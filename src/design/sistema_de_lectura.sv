==> flow/design.v <==
package sizes_pkg;
    localparam int REG_WIDTH_0 = 8;    
    localparam int REG_WIDTH_1 = 16;   
    localparam int REG_WIDTH_2 = 4;    
    localparam int REG_WIDTH_3 = 32;   
endpackage : sizes_pkg
module barrido# (
    parameter int WAIT_TIME = 10,
    parameter int WIDTH     = 4,
    parameter bit ACTIVE_LOW = 1'b0
)(
    input  logic             clk,
    output logic [WIDTH-1:0] col
);
    int clockCounter = 0;
    logic [WIDTH-1:0] col_reg = { { (WIDTH-1){1'b0} }, 1'b1 };
    always_ff @(posedge clk) begin
        if (clockCounter >= WAIT_TIME) begin
            clockCounter <= 0;
            col_reg <= { col_reg[WIDTH-2:0], col_reg[WIDTH-1] };
        end else begin
        clockCounter <= clockCounter + 1;
        end
    end
    assign col = ACTIVE_LOW ? ~col_reg : col_reg;
endmodule
module register# (
    parameter int INST_ID = 0,
    parameter int WIDTH = (INST_ID != 0) ? INST_ID : 8
)(
    input  logic             clk,
    input  logic [WIDTH-1:0] d,
    output logic [WIDTH-1:0] q
);
    always_ff @(posedge clk) begin
        q <= d;
    end
endmodule
module sistema_de_lectura #(
    parameter int WIDTH = 4,
    parameter int DEBOUNCE_PULSES = 3
)(
    input  logic              clk,
    output logic [WIDTH-1:0]  col,
    input  logic  [WIDTH-1:0] fil,
    output logic [WIDTH-1:0]  pressed_col_out,  
    output logic [WIDTH-1:0]  pressed_row_out,  
    output logic              pressed_valid,    
    input  logic              ack_read,         
    output integer                numero,
    output logic              reset,
    output logic              save
);
    barrido #(.WIDTH(WIDTH)) barrido (
        .clk(clk),
        .col(col)
    );
    logic [WIDTH-1:0] fil_sync1, fil_sync2, fil_prev;
    always_ff @(posedge clk) begin
        fil_sync1 <= fil;
        fil_sync2 <= fil_sync1;
        fil_prev  <= fil_sync2;
    end
    logic [WIDTH-1:0] fil_rise;
    assign fil_rise = fil_sync2 & ~fil_prev;
    logic                press_pending = 1'b0;
    logic [WIDTH-1:0]    pressed_row_oh;
    logic [WIDTH-1:0]    pressed_col_oh;       
    int unsigned         confirm_count = 0;
    logic                debounced_event;
    logic [WIDTH-1:0]    last_pressed_col;
    logic [WIDTH-1:0]    last_pressed_row;
    initial begin
        pressed_col_out = '0;
        pressed_row_out = '0;
        pressed_valid   = 1'b0;
        numero = 0;
        reset = 1'b0;
        save = 1'b0;
    end
    always_ff @(posedge clk) begin
        debounced_event <= 1'b0;
        if (!press_pending) begin
            if (|fil_rise) begin
                press_pending    <= 1'b1;
                pressed_row_oh   <= fil_rise;
                pressed_col_oh   <= col;
                confirm_count    <= 0;
            end
        end else begin
            if (|(pressed_col_oh & col)) begin
                if (|(pressed_row_oh & fil_sync2)) begin
                    confirm_count <= confirm_count + 1;
                    if (confirm_count + 1 >= DEBOUNCE_PULSES) begin
                        debounced_event   <= 1'b1;
                        last_pressed_col  <= pressed_col_oh;
                        last_pressed_row  <= pressed_row_oh;
                        press_pending     <= 1'b0;
                        confirm_count     <= 0;
                        if (!pressed_valid) begin
                            pressed_col_out <= pressed_col_oh;
                            pressed_row_out <= pressed_row_oh;
                            pressed_valid   <= 1'b1;
                        end
                    end
                end else begin
                    confirm_count <= 0;
                end
            end
            if (!(|(
                pressed_row_oh & fil_sync2
            ))) begin
            end
        end
        if (ack_read)
            pressed_valid <= 1'b0;
    end
    always_ff @(posedge clk) begin
        if (debounced_event) begin
            case({pressed_col_oh, pressed_row_oh})
                8'b1000_1000 : numero <= 1;  
                8'b0100_1000 : numero <= 2;  
                8'b0010_1000 : numero <= 3;  
                8'b1000_0100 : numero <= 4;  
                8'b0100_0100 : numero <= 5;  
                8'b0010_0100 : numero <= 6;  
                8'b1000_0010 : numero <= 7;  
                8'b0100_0010 : numero <= 8;  
                8'b0010_0010 : numero <= 9;  
                8'b1000_0001 : reset <= 1'b1;  
                8'b0100_0001 : numero <= 0;  
                8'b0010_0001 : save <= 1'b1;  
                default      : begin
                end
            endcase
        end
    end
endmodule
### Step by step through the tools: sistema_de_lectura

What the tools print for sistema_de_lectura, step after step.
Line numbers count from 1 in the design file above.
Library cell names are shortened.
The mark n/a stands for no value.

* top: sistema_de_lectura
* clock: clk
* cell library: sky130hd
* corner: tt_025C_1v80

### After elaboration

Yosys after proc, flatten, opt, wreduce and memory -nomap, before mapping. Memory bits, and registers merged into a memory's read port (data or address), are not among the register bits. Print and check cells are not counted. Equal cells are merged and count once.

* bitwise logic cells: 6
* muxes and demuxes: 12
* magnitude comparators: 2
* eq/ne operators: 13
* reduce/logical cells: 13
* add/subtract/negate cells: 2

Operators with widths (number)
* 32-bit parallel mux with 10-bit select: 1
* 32-bit 2-to-1 mux: 5
* 32-bit by 1-bit adder with 32-bit output (second input constant): 1
* 32-bit by 2-bit adder with 32-bit output (second input constant): 1
* 32-bit by 2-bit >= comparator with 1-bit output (second input constant): 1
* 32-bit by 5-bit >= comparator with 1-bit output (second input constant): 1
* 8-bit by 6-bit == test with 1-bit output (second input constant): 4
* 8-bit by 7-bit == test with 1-bit output (second input constant): 4
* 8-bit == test (second input constant): 4
* 4-bit AND: 3
* 4-bit OR reduction: 3
* 10-bit nonzero test: 1
* 2-bit AND reduction: 5
* 1-bit 2-to-1 mux: 6
* 5-bit AND reduction: 1
* 4-bit NOT: 1
* 4-bit AND reduction: 1
* 3-bit AND reduction: 1
* 1-bit NOT: 2
* 2-bit by 1-bit != test with 1-bit output (second input constant): 1
* 2-bit nonzero test: 1

* flip-flop bits (word level): 133
* output and inout port bits: 47
* elaborated cells: 64

### Logic depth

Depth = most cells in a row (Yosys ltp): at word level without a register or memory, in the mapped netlist without a sequential cell, where the memories' decode and read muxes count.

* word-level depth: 6
* ABC_AREA: 0
* mapped depth: 8
* mapped depth without buffers: 8

### Mapped cells and area

Yosys stat after the flow's synthesis: flattened, memories mapped to cells. It holds for the ABC_AREA given above (unset counts as 0); a run with the other value may have another netlist.

Cell types
* edfxtp_1: number 58, area in all 1741.67 um2
* dfxtp_1: number 47, area in all 940.902 um2
* buf_4: number 28, area in all 210.202 um2
* xor2_1: number 24, area in all 210.202 um2
* nor2_1: number 51, area in all 191.434 um2
* xnor2_1: number 16, area in all 140.134 um2
* nand3_1: number 26, area in all 130.125 um2
* nor4_1: number 16, area in all 100.096 um2
* nand4_1: number 14, area in all 87.584 um2
* and4_1: number 9, area in all 78.826 um2
* and3_1: number 12, area in all 75.072 um2
* nand2_1: number 20, area in all 75.072 um2
* nor3_1: number 14, area in all 70.067 um2
* nor2b_1: number 9, area in all 56.304 um2
* ha_1: number 4, area in all 50.048 um2
* a211oi_1: number 6, area in all 45.043 um2
* a211o_1: number 5, area in all 43.792 um2
* or3_1: number 7, area in all 43.792 um2

Not listed: further types 38, cells in them 84.

* buffer cells: 40
* cells in the netlist: 450
* mapped flip-flops: 105
* synthesis area: 4898.4 um2

By module: a second synthesis without flattening, with its own total; a netlist apart from the flattened one above.

* cell total of the unflattened synthesis: 472
* area (unflattened synthesis): 5052.3 um2

Each row is one instance without its submodules.

By module
* sistema_de_lectura: instances 1, cells 290, seq. area 1921.8 um2, area 3380.7 um2
* barrido (WIDTH=4): instances 1, cells 182, seq. area 760.7 um2, area 1671.6 um2

### Timing after synthesis

Source: OpenSTA report_checks on the synthesized netlist (no wires, ideal clock, input and output delay 20% of the period each), path of least setup slack; recovery checks are left aside. Register names are those of the netlist, which keeps one name where synthesis merged equal registers.

* path type: register -> register
* start: register fil_sync2[2]
* end: register confirm_count[0]
* launch time at the first pin: 0.000 ns
* path delay: 3.303 ns
* arrival: 2.837 ns
* stages on the path: 4
* path slack: 1.108 ns
* required time: 3.944 ns
* clock period: 4.41 ns
* library setup time: 0.466 ns
* synthesis period reached: 3.302 ns

"path delay" is the arrival time less input delay plus setup time.
"stages on the path": output pins that drive a net of the path, with the launching flip-flop's if there is one; two outputs of one cell count as two.
"synthesis period reached" = period - worst setup slack (recovery checks aside). The figure is calculated, with input and output delays left at 20% of the set period.
The rows between start and end are the longest chain of elaborated cells between them; the timing report does not say that the signal goes this way. Where chains are equally long, one stands for them.
A line is the first line of the expression or statement that the cell stems from. Yosys adds cells for indexed reads and writes and turns some case tables into memories.
A register here has more assigning lines than the two given.
Only ways into the end's enable, where the timed path ends, are counted here.

* path through: dfxtp_1 nor2b_1 nor4_1 o21ai_0
* length of the longest elaborated chain: 4
* elaborated cells on any way between the ends: 4

Ends and longest elaborated chain, post-synthesis
* from (decl): line 58 `logic [WIDTH-1:0] fil_sync1, fil_sync2, fil_prev;`
* from (assign): line 61 `fil_sync2 <= fil_sync1;`
* 4-bit AND: line 65 `assign fil_rise = fil_sync2 & ~fil_prev;`
* 4-bit OR reduction: line 84 `if (|fil_rise) begin`
* 2-bit nonzero test
* 2-bit AND reduction
* to (assign): line 88 `confirm_count    <= 0;`
* to (assign): line 93 `confirm_count <= confirm_count + 1;`
* to (decl): line 69 `int unsigned         confirm_count = 0;`

Some nets on the timed path still bear RTL names; the line given drives or declares the net.

Named nets, post-synthesis (line)
* fil_rise[2]: 65

### Worst path after layout

From the final timing report of flow run 1: the path of least setup slack in the routed layout; clock arrival at registers is part of the times.

* path type: register -> register
* start: register confirm_count[12]
* end: register pressed_col_out[2]
* library setup time: 0.27 ns
* clock period: 5.86 ns
* arrival: 3.07 ns
* stages on the path: 8
* path slack: 2.89 ns
* launch time at the first pin: 0.36 ns
* required time: 5.96 ns

The rows between start and end are the longest chain of elaborated cells between them; the timing report does not say that the signal goes this way. Where chains are equally long, one stands for them.
A register here has more assigning lines than the two given.

* path through: edfxtp_1 and4_1 nand4_1 nor4_2 nand4_1 a211o_1 a211o_1 and3b_1
* length of the longest elaborated chain: 3
* elaborated cells on any way between the ends: 3

Ends and longest elaborated chain, post-layout
* from (decl): line 69 `int unsigned         confirm_count = 0;`
* from (assign): line 88 `confirm_count    <= 0;`
* from (assign): line 93 `confirm_count <= confirm_count + 1;`
* 32-bit by 1-bit adder with 32-bit output: line 94 `if (confirm_count + 1 >= DEBOUNCE_PULSES) begin`
* 32-bit by 2-bit >= comparator with 1-bit output: line 94
* 5-bit AND reduction
* to (assign): line 101 `pressed_col_out <= pressed_col_oh;`
* to (decl): line 46 `output logic [WIDTH-1:0]  pressed_col_out,`

## Implementation results

Record of 2 stored runs of the RTL-to-layout flow on sistema_de_lectura, platform sky130hd. The runs are unordered. Constraints: input delay and output delay 20% of the set period each, output load 0.01 pF.
"period reached" means the clock period less the worst setup slack. The figure is calculated, with input and output delays left at 20% of the set period.
"total power after layout" rests on the timing tool's default activity at the inputs, not on a simulated workload.

### Flow run 1

Settings: `period_ns=5.86`, `CORE_UTILIZATION=48`, `PLACE_DENSITY=0.53`, `CORE_MARGIN=8`, `CELL_PAD_IN_SITES_GLOBAL_PLACEMENT=3`, `TNS_END_PERCENT=70`, `GPL_TIMING_DRIVEN=1`, `GPL_ROUTABILITY_DRIVEN=1`, `CAP_MARGIN=10`, `SLEW_MARGIN=20`

- Standard-cell area of the final layout: 5482.8 um2
- Period reached: 2.972 ns
- Mapped cell area after synthesis: 4898.4 um2
- Final design utilization: 54.1%
- Total power after layout: 1.236 mW
- Worst setup slack after layout: 2.888 ns
- Area inside the die boundary: 13693.7 um2

### Flow run 2

Settings: `period_ns=5.18`, `CORE_UTILIZATION=72`, `SETUP_SLACK_MARGIN=-0.32`, `CORE_MARGIN=2`, `CELL_PAD_IN_SITES_DETAIL_PLACEMENT=1`, `ABC_AREA=0`, `GPL_ROUTABILITY_DRIVEN=0`, `CTS_CLUSTER_SIZE=53`, `CAP_MARGIN=20`, `SLEW_MARGIN=20`

No final report: placement broke off with DPL-0033.
